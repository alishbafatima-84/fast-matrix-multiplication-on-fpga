==> flow/design.v <==
module matrix_mult_pipelined #(parameter DATA_WIDTH = 4)(
    input clk,                
    input rst,                
    input rx,                 
    output tx,                
    output reg [7:0] result,  
    output reg [7:0] LED,     
    input [2:0] switch,
    input [2:0] switch2,
    output reg [7:0] test
);
    reg [DATA_WIDTH-1:0] A_matrix [0:8];   
    reg [DATA_WIDTH-1:0] B_matrix [0:8];   
    reg [2*DATA_WIDTH-1:0] C_matrix [0:8];  
    reg [4:0] rx_count;           
    reg [2*DATA_WIDTH-1:0] partial_product [0:26];  
    reg [2*DATA_WIDTH-1:0] accum_stage;             
    reg [4:0] calc_index;                           
    reg calc_done;                                  
    reg [3:0] j;                                    
    reg write_done;                                 
    integer i;
    reg [3:0] st = 0;                               
    reg [1:0] cc = 0;                               
wire busy;
    wire [7:0] rx_data;
    wire rx_ready;
    wire rx_valid;
    reg rx_ready_d;   
    reg [3:0] idx;
    always @(posedge clk or posedge rst) begin
        if (rst) begin
            rx_ready_d <= 0;
        end else begin
            rx_ready_d <= rx_valid;
        end
    end
    wire rx_valid_edge = rx_valid && !rx_ready_d;   
    uart_rx #(
        .CLOCK_FREQ(100_000_000),   
        .BAUD_RATE(9600)            
    ) uart_rx_inst (
        .clk(clk),
        .reset(rst),
        .rx(rx),
        .rx_data(rx_data),
        .rx_ready(rx_ready)
    );
    uart_tx #(
        .CLOCK_FREQ(100_000_000),   
        .BAUD_RATE(9600)            
    ) uart_tx_inst (
        .clk(clk),
        .reset(rst),
        .tx_data(result),
        .tx_start(calc_done),
        .tx(tx),                    
        .tx_busy(busy)                  
    );
    always @(posedge clk or posedge rst) begin
        if (rst) begin
            for (i = 0; i < 9; i = i + 1) begin
                A_matrix[i] <= 0;
                B_matrix[i] <= 0;
            end
            rx_count <= 0;
            write_done <= 0;
        end else if (rx_ready && rx_count < 20) begin
            if (rx_count < 9) begin
                A_matrix[rx_count] <= rx_data;  
            end else begin
                B_matrix[rx_count - 9] <= rx_data;  
            end
            rx_count <= rx_count + 1;
        end else if (rx_count >= 20) begin
            write_done <= 1;   
        end
    end
    always @(posedge clk or posedge rst) begin
        if (rst) begin
            for (i = 0; i < 9; i = i + 1) C_matrix[i] <= 0;
            for (i = 0; i < 27; i = i + 1) partial_product[i] <= 0;
            accum_stage <= 0;
            LED <= 8'b00000000;
            result <= 8'b00000000;
            calc_done <= 0;
            calc_index <= 0;
            j <= 0;
            st <= 0;
            cc <= 0;
				idx <= 0;
        end else if (write_done && !calc_done) begin
		    case(j)
                    0: begin
                        partial_product[0] <= A_matrix[0] * B_matrix[0];
                        partial_product[1] <= A_matrix[1] * B_matrix[3];
                        partial_product[2] <= A_matrix[2] * B_matrix[6];
                    end
                    1: begin
                        partial_product[3] <= A_matrix[0] * B_matrix[1];
                        partial_product[4] <= A_matrix[1] * B_matrix[4];
                        partial_product[5] <= A_matrix[2] * B_matrix[7];
                    end
                    2: begin
                        partial_product[6] <= A_matrix[0] * B_matrix[2];
                        partial_product[7] <= A_matrix[1] * B_matrix[5];
                        partial_product[8] <= A_matrix[2] * B_matrix[8];
                    end
                    3: begin
                        partial_product[9] <= A_matrix[3] * B_matrix[0];
                        partial_product[10] <= A_matrix[4] * B_matrix[3];
                        partial_product[11] <= A_matrix[5] * B_matrix[6];
                    end
                    4: begin
                        partial_product[12] <= A_matrix[3] * B_matrix[1];
                        partial_product[13] <= A_matrix[4] * B_matrix[4];
                        partial_product[14] <= A_matrix[5] * B_matrix[7];
                    end
                    5: begin
                        partial_product[15] <= A_matrix[3] * B_matrix[2];
                        partial_product[16] <= A_matrix[4] * B_matrix[5];
                        partial_product[17] <= A_matrix[5] * B_matrix[8];
                    end
                    6: begin
                        partial_product[18] <= A_matrix[6] * B_matrix[0];
                        partial_product[19] <= A_matrix[7] * B_matrix[3];
                        partial_product[20] <= A_matrix[8] * B_matrix[6];
                    end
                    7: begin
                        partial_product[21] <= A_matrix[6] * B_matrix[1];
                        partial_product[22] <= A_matrix[7] * B_matrix[4];
                        partial_product[23] <= A_matrix[8] * B_matrix[7];
                    end
                    8: begin
                        partial_product[24] <= A_matrix[6] * B_matrix[2];
                        partial_product[25] <= A_matrix[7] * B_matrix[5];
                        partial_product[26] <= A_matrix[8] * B_matrix[8];
                    end
                endcase
            case (calc_index)
                0: accum_stage <= partial_product[0] + partial_product[1] + partial_product[2];  
                1: accum_stage <= partial_product[3] + partial_product[4] + partial_product[5];  
                2: accum_stage <= partial_product[6] + partial_product[7] + partial_product[8];  
                3: accum_stage <= partial_product[9] + partial_product[10] + partial_product[11];  
                4: accum_stage <= partial_product[12] + partial_product[13] + partial_product[14];  
                5: accum_stage <= partial_product[15] + partial_product[16] + partial_product[17];  
                6: accum_stage <= partial_product[18] + partial_product[19] + partial_product[20];  
                7: accum_stage <= partial_product[21] + partial_product[22] + partial_product[23];  
                8: accum_stage <= partial_product[24] + partial_product[25] + partial_product[26];  
            endcase
            if (cc >= 2) begin
                C_matrix[st] <= accum_stage;
                calc_index <= calc_index + 1;
                st <= st + 1;   
            end
            cc <= cc + 1;
            j <= j + 1;  
            if (calc_index >= 9 && idx<9) begin
				if (!busy) begin
                calc_done <= 1;
					 result <= C_matrix[idx];
					 idx <= idx+1;
					 end
            end
				else calc_done <= 0;
        end
    end
    always @(*) begin
        case (switch)
            3'd0: test = C_matrix[0];     
            3'd1: test = C_matrix[1];    
            3'd2: test = C_matrix[2];    
            3'd3: test = C_matrix[3];    
            3'd4: test = C_matrix[4];    
            3'd5: test = C_matrix[5];    
            3'd6: test = C_matrix[6];    
            3'd7: test = C_matrix[7];
            default: test = C_matrix[0];
        endcase
    end
endmodule
`timescale 1ns / 1ps
module uart_rx (
    input wire clk,                 
    input wire reset,               
    input wire rx,                  
    output reg [7:0] rx_data,       
    output reg rx_ready             
);
    parameter BAUD_RATE = 9600;
    parameter CLOCK_FREQ = 100_000_000;  
    localparam BIT_TIME = CLOCK_FREQ / BAUD_RATE;
    reg [3:0] rx_state;
    reg [15:0] rx_counter;
    reg [3:0] bit_index;
    always @(posedge clk or posedge reset) begin
        if (reset) begin
            rx_state <= 0;
            rx_counter <= 0;
            bit_index <= 0;
            rx_ready <= 0;
            rx_data <= 8'b0;
        end else begin
            case (rx_state)
                0: begin  
                    if (rx == 0) begin  
                        rx_state <= 1;
                        rx_counter <= 0;
                    end
                end
                1: begin  
                    if (rx_counter < BIT_TIME / 2) begin
                        rx_counter <= rx_counter + 1;
                    end else begin
                        rx_state <= 2;  
                        rx_counter <= 0;
                    end
                end
                2: begin  
                    if (rx_counter < BIT_TIME) begin
                        rx_counter <= rx_counter + 1;
                    end else begin
                        rx_data[bit_index] <= rx;  
                        rx_counter <= 0;
                        if (bit_index < 7) begin
                            bit_index <= bit_index + 1;
                        end else begin
                            rx_state <= 3;  
                            rx_ready <= 1;  
                            bit_index <= 0;  
                        end
                    end
                end
                3: begin  
                    if (rx_counter < BIT_TIME) begin
                        rx_counter <= rx_counter + 1;
                    end else begin
                        rx_state <= 0;  
                        rx_ready <= 0;  
                    end
                end
            endcase
        end
    end
endmodule
`timescale 1ns / 1ps
module uart_tx (
    input wire clk,                 
    input wire reset,               
    input wire [7:0] tx_data,       
    input wire tx_start,            
    output reg tx,                  
    output reg tx_busy              
);
    parameter BAUD_RATE = 9600;
    parameter CLOCK_FREQ = 100_000_000;  
    localparam BIT_TIME = CLOCK_FREQ / BAUD_RATE;
    reg [3:0] tx_state;
    reg [7:0] tx_buffer;
    reg [15:0] tx_counter;
    reg [3:0] bit_index;
    always @(posedge clk or posedge reset) begin
        if (reset) begin
            tx_state <= 0;
            tx_busy <= 0;
            tx_counter <= 0;
            tx <= 1;  
        end else begin
            case (tx_state)
                0: begin  
                    if (tx_start && !tx_busy) begin
                        tx_buffer <= tx_data;
                        tx_state <= 1;  
                        tx_busy <= 1;
                    end
                end
                1: begin  
                    if (tx_counter < BIT_TIME) begin
                        tx_counter <= tx_counter + 1;
                    end else begin
                        tx <= 0;  
                        tx_counter <= 0;
                        tx_state <= 2;  
                        bit_index <= 0;
                    end
                end
                2: begin  
                    if (tx_counter < BIT_TIME) begin
                        tx_counter <= tx_counter + 1;
                    end else begin
                        tx <= tx_buffer[bit_index];  
                        tx_counter <= 0;
                        if (bit_index < 7) begin
                            bit_index <= bit_index + 1;
                        end else begin
                            tx_state <= 3;  
                        end
                    end
                end
                3: begin  
                    if (tx_counter < BIT_TIME) begin
                        tx_counter <= tx_counter + 1;
                    end else begin
                        tx <= 1;  
                        tx_state <= 0;  
                        tx_busy <= 0;  
                    end
                end
            endcase
        end
    end
endmodule
From RTL to reports: matrix_mult_pipelined --
Tool output for the design above, in the order of the flow. Line numbers count from 1 in the design file above. Cell names lack the library's common part. Not given: -
Set-up: top matrix_mult_pipelined, clock clk, cell library sky130hd, corner tt_025C_1v80

Word-level counts --
Yosys after proc, flatten, opt, wreduce and memory -nomap, before mapping. Print and check cells are not counted.
Bit counts: input bits 9, word-level cells 342, output and inout port bits 25, flip-flop bits (word level) 469
Operators by class: shift operators 3, reduce/logical cells 74, multiplexer cells 39, bitwise operators 8, $mul 27, add/sub/neg operators 30, order comparisons 11, eq/ne operators 75
Operators with widths (number):
- multiplier 4 x 4 -> 8 bit | 27
- adder 8 bit | 18
- case mux 8 bit (select 9 bit) | 2
- 2-to-1 mux 16 bit | 6
- AND reduction 3 bit | 31
- equality test 4 x 3 -> 1 bit (second input constant) | 20
- case mux 16 bit (select 4 bit) | 1
- case mux 8 bit (select 8 bit) | 1
- equality test 4 x 2 -> 1 bit (second input constant) | 14
- 2-to-1 mux 4 bit | 13
- adder 16 x 1 -> 16 bit (second input constant) | 2
- < comparator 16 x 14 -> 1 bit (second input constant) | 2
- case mux 16 bit (select 2 bit) | 1
- case mux 4 bit (select 4 bit) | 2
- AND reduction 2 bit | 15
- equality test 4 x 1 -> 1 bit (second input constant) | 7
- logical NOT 4 bit | 7
- inequality test 2 bit (second input constant) | 10
- adder 4 x 1 -> 4 bit (second input constant) | 5
- equality test 4 bit (second input constant) | 5
- equality test 5 x 3 -> 1 bit (second input constant) | 4
- < comparator 16 x 13 -> 1 bit (second input constant) | 1
- equality test 3 bit (second input constant) | 4
- AND reduction 6 bit | 2
- adder 5 x 1 -> 5 bit (second input constant) | 2
- equality test 5 x 2 -> 1 bit (second input constant) | 2
- nonzero test 9 bit | 1
- 2-to-1 mux 1 bit | 9
Other operator kinds: 35; their cells: 53.

Depth --
Longest topological path by Yosys (ltp), each cell counted once; first at word level (registers and memories cut), then after technology mapping (sequential cells cut; the memories' decode and read muxes count).
Depth: word-level depth 5, ABC_AREA 0, gate-level depth with buffers 13, gate-level depth less buffers 13

Mapped cells and area --
Source: synth_stat.txt of the flow (Yosys; design flattened, memories mapped). It holds for the ABC_AREA given above (unset counts as 0); a run with the other value may have another netlist.
Synthesis totals: buffer cells 172, flip-flops 465, area of sequential cells 11700.0 um^2, mapped area 34964.8 um^2, cell count 3460
Cell types:
- dfrtp_1 | number 450, total area 11260.8 um^2
- ha_1 | number 409, total area 5.12E+03 um^2
- fa_1 | number 180, total area 3.6E+03 um^2
- and2_1 | number 327, total area 2.05E+03 um^2
- mux2_1 | number 152, total area 1.71E+03 um^2
- nand2_1 | number 393, total area 1.48E+03 um^2
- o21ai_1 | number 164, total area 820.787 um^2
- xor2_1 | number 93, total area 814.531 um^2
- inv_1 | number 215, total area 807.024 um^2
- xnor2_1 | number 88, total area 770.739 um^2
- mux2_2 | number 65, total area 731.952 um^2
- a21oi_1 | number 137, total area 685.658 um^2
- a21o_1 | number 80, total area 600.576 um^2
- clkbuf_1 | number 133, total area 499.229 um^2
- o21ai_0 | number 84, total area 420.403 um^2
- edfxtp_1 | number 12, total area 360.346 um^2
- nor2_1 | number 87, total area 326.563 um^2
- mux4_2 | number 8, total area 180.173 um^2
Other cell types: 62; their cells: 383. The figures by module come from a second, unflattened synthesis with its own total; it is not the netlist above.
Second synthesis, totals: cell total of the unflattened synthesis 3517, area (unflattened synthesis) 35484.0 um^2
Each row is one instance without its submodules.
By module:
- matrix_mult_pipelined | instances 1, sequential area 10059.6 um^2, cells 3164, area 31956.9 um^2
- uart_rx | instances 1, sequential area 827.0 um^2, cells 198, area 1895.6 um^2
- uart_tx | instances 1, sequential area 913.4 um^2, cells 155, area 1631.6 um^2

Path before layout --
Source: OpenSTA report_checks on the synthesized netlist (no wires, ideal clock, input and output delay 20% of the period each), path of least setup slack; recovery checks are left aside. Register names are those of the netlist, which keeps one name where synthesis merged equal registers.
Timing post-synthesis: path type reg-to-reg, from register A_matrix[8][0], to register (no name shown), launch time at the first pin 0.000 ns, clock period 3.56 ns, setup time 0.133 ns, path delay 3.115 ns, path slack 0.445 ns, arrival 2.982 ns, required time 3.427 ns, driving pins on the path 13, buffers on the path 1, synthesis period reached 3.115 ns
"path delay" = arrival - input delay + setup time. "driving pins on the path": output pins that drive a net of the path, with the launching flip-flop's if there is one; two outputs of one cell count as two. "synthesis period reached" = period - worst setup slack (recovery checks aside). The figure is calculated, with input and output delays left at 20% of the set period. The rows between start and end are the longest chain of elaborated cells between them; the timing report does not say that the signal goes this way. Where chains are equally long, one stands for them. Each line given opens the expression or statement behind the cell; cells for indexed reads and writes are added by Yosys, which also makes memories of some case tables.
On the way, post-synthesis: cell sequence dfrtp_1 -> clkbuf_1 -> nand2_1 -> fa_1 -> inv_1 -> fa_1 -> ha_1 -> a21o_1 -> a21o_1 -> a21o_1 -> a21oi_1 -> xor2_1 -> o21ai_0, length of the longest elaborated chain 1, elaborated cells between the ends (all ways) 1, source lines of those cells 1, those cells by class mul: 1
RTL lines, path post-synthesis:
- start, declared | line 12 | reg [DATA_WIDTH-1:0] A_matrix [0:8];
- start, assigned | line 63 | A_matrix[i] <= 0;
- start, assigned | line 70 | A_matrix[rx_count] <= rx_data;
- multiplier 4 x 4 -> 8 bit | line 132
- end, assigned | line 82
- end, assigned | line 132
- end, declared | line 16

Timing after layout --
Path of least setup slack in the final report of record 2 (OpenROAD, finished layout, wires in). Where an end is a register, its clock arrival counts in the times.
Timing after layout: path type input-to-output, from input switch[1], to output test[2], path slack 0.37 ns, clock period 4.46 ns, driving pins on the path 9, output delay 0.89 ns, launch time at the first pin 0.89 ns, required time 3.57 ns, arrival 3.20 ns, buffers on the path 2, input delay 0.89 ns
The rows between start and end are the longest chain of elaborated cells between them; the timing report does not say that the signal goes this way. Where chains are equally long, one stands for them.
On the way, after layout: cell sequence clkdlybuf4s50_1 -> clkinv_1 -> nor2_1 -> a22o_1 -> nand2_1 -> o21ai_0 -> o21ai_0 -> a21oi_1 -> clkdlybuf4s50_1, length of the longest elaborated chain 2, elaborated cells between the ends (all ways) 9, source lines of those cells 1, those cells by class eq/ne: 7; mux: 1; reduce/logical: 1
RTL lines, path after layout:
- start, declared | line 8 | input [2:0] switch,
- equality test 3 bit | line 169 | case (switch)
- case mux 8 bit (select 8 bit) | line 169
- end, declared | line 10 | output reg [7:0] test

Appendix: measured runs

2 stored runs of matrix_mult_pipelined in the flow (synthesis by Yosys, layout by OpenROAD, sky130hd cells), in arbitrary order. Constraints: input delay and output delay 20% of the set period each, output load 0.01 pF.
"achieved clock period": clock period set for the run, less the worst setup slack. It is reckoned from that one timing run; input and output delays stay at 20% of the period that was set.
"worst setup path time" = time allowed to the worst setup path (clock period - input delay - output delay, where it has them) - its slack; a late launch clock adds to it, a late capture clock takes from it.
[record 1] settings: period_ns=4.01, CORE_UTILIZATION=55, SETUP_SLACK_MARGIN=1.08, PLACE_DENSITY_LB_ADDON=0.17, CELL_PAD_IN_SITES_GLOBAL_PLACEMENT=3, CELL_PAD_IN_SITES_DETAIL_PLACEMENT=0, GPL_TIMING_DRIVEN=0, GPL_ROUTABILITY_DRIVEN=0, CAP_MARGIN=25, CORE_MARGIN=2, SLEW_MARGIN=20
[record 1] result: did not finish, placement stopped with FLW-0024
[record 2] settings: period_ns=4.46, CORE_UTILIZATION=43, SETUP_SLACK_MARGIN=-0.05, PLACE_DENSITY=0.64, CORE_MARGIN=6, CELL_PAD_IN_SITES_GLOBAL_PLACEMENT=1, TNS_END_PERCENT=60, SLEW_MARGIN=20, MAX_ROUTING_LAYER=met4, CAP_MARGIN=20
[record 2] result: chip area after synthesis (Yosys) 34964.8 um^2, die area 88301.1 um^2, utilization 47.5%, worst setup slack after layout 0.366 ns, total negative slack 0.000 ns, worst hold slack 0.486 ns, achieved clock period 4.094 ns, worst setup path time 2.31 ns, worst setup path kind input-to-output
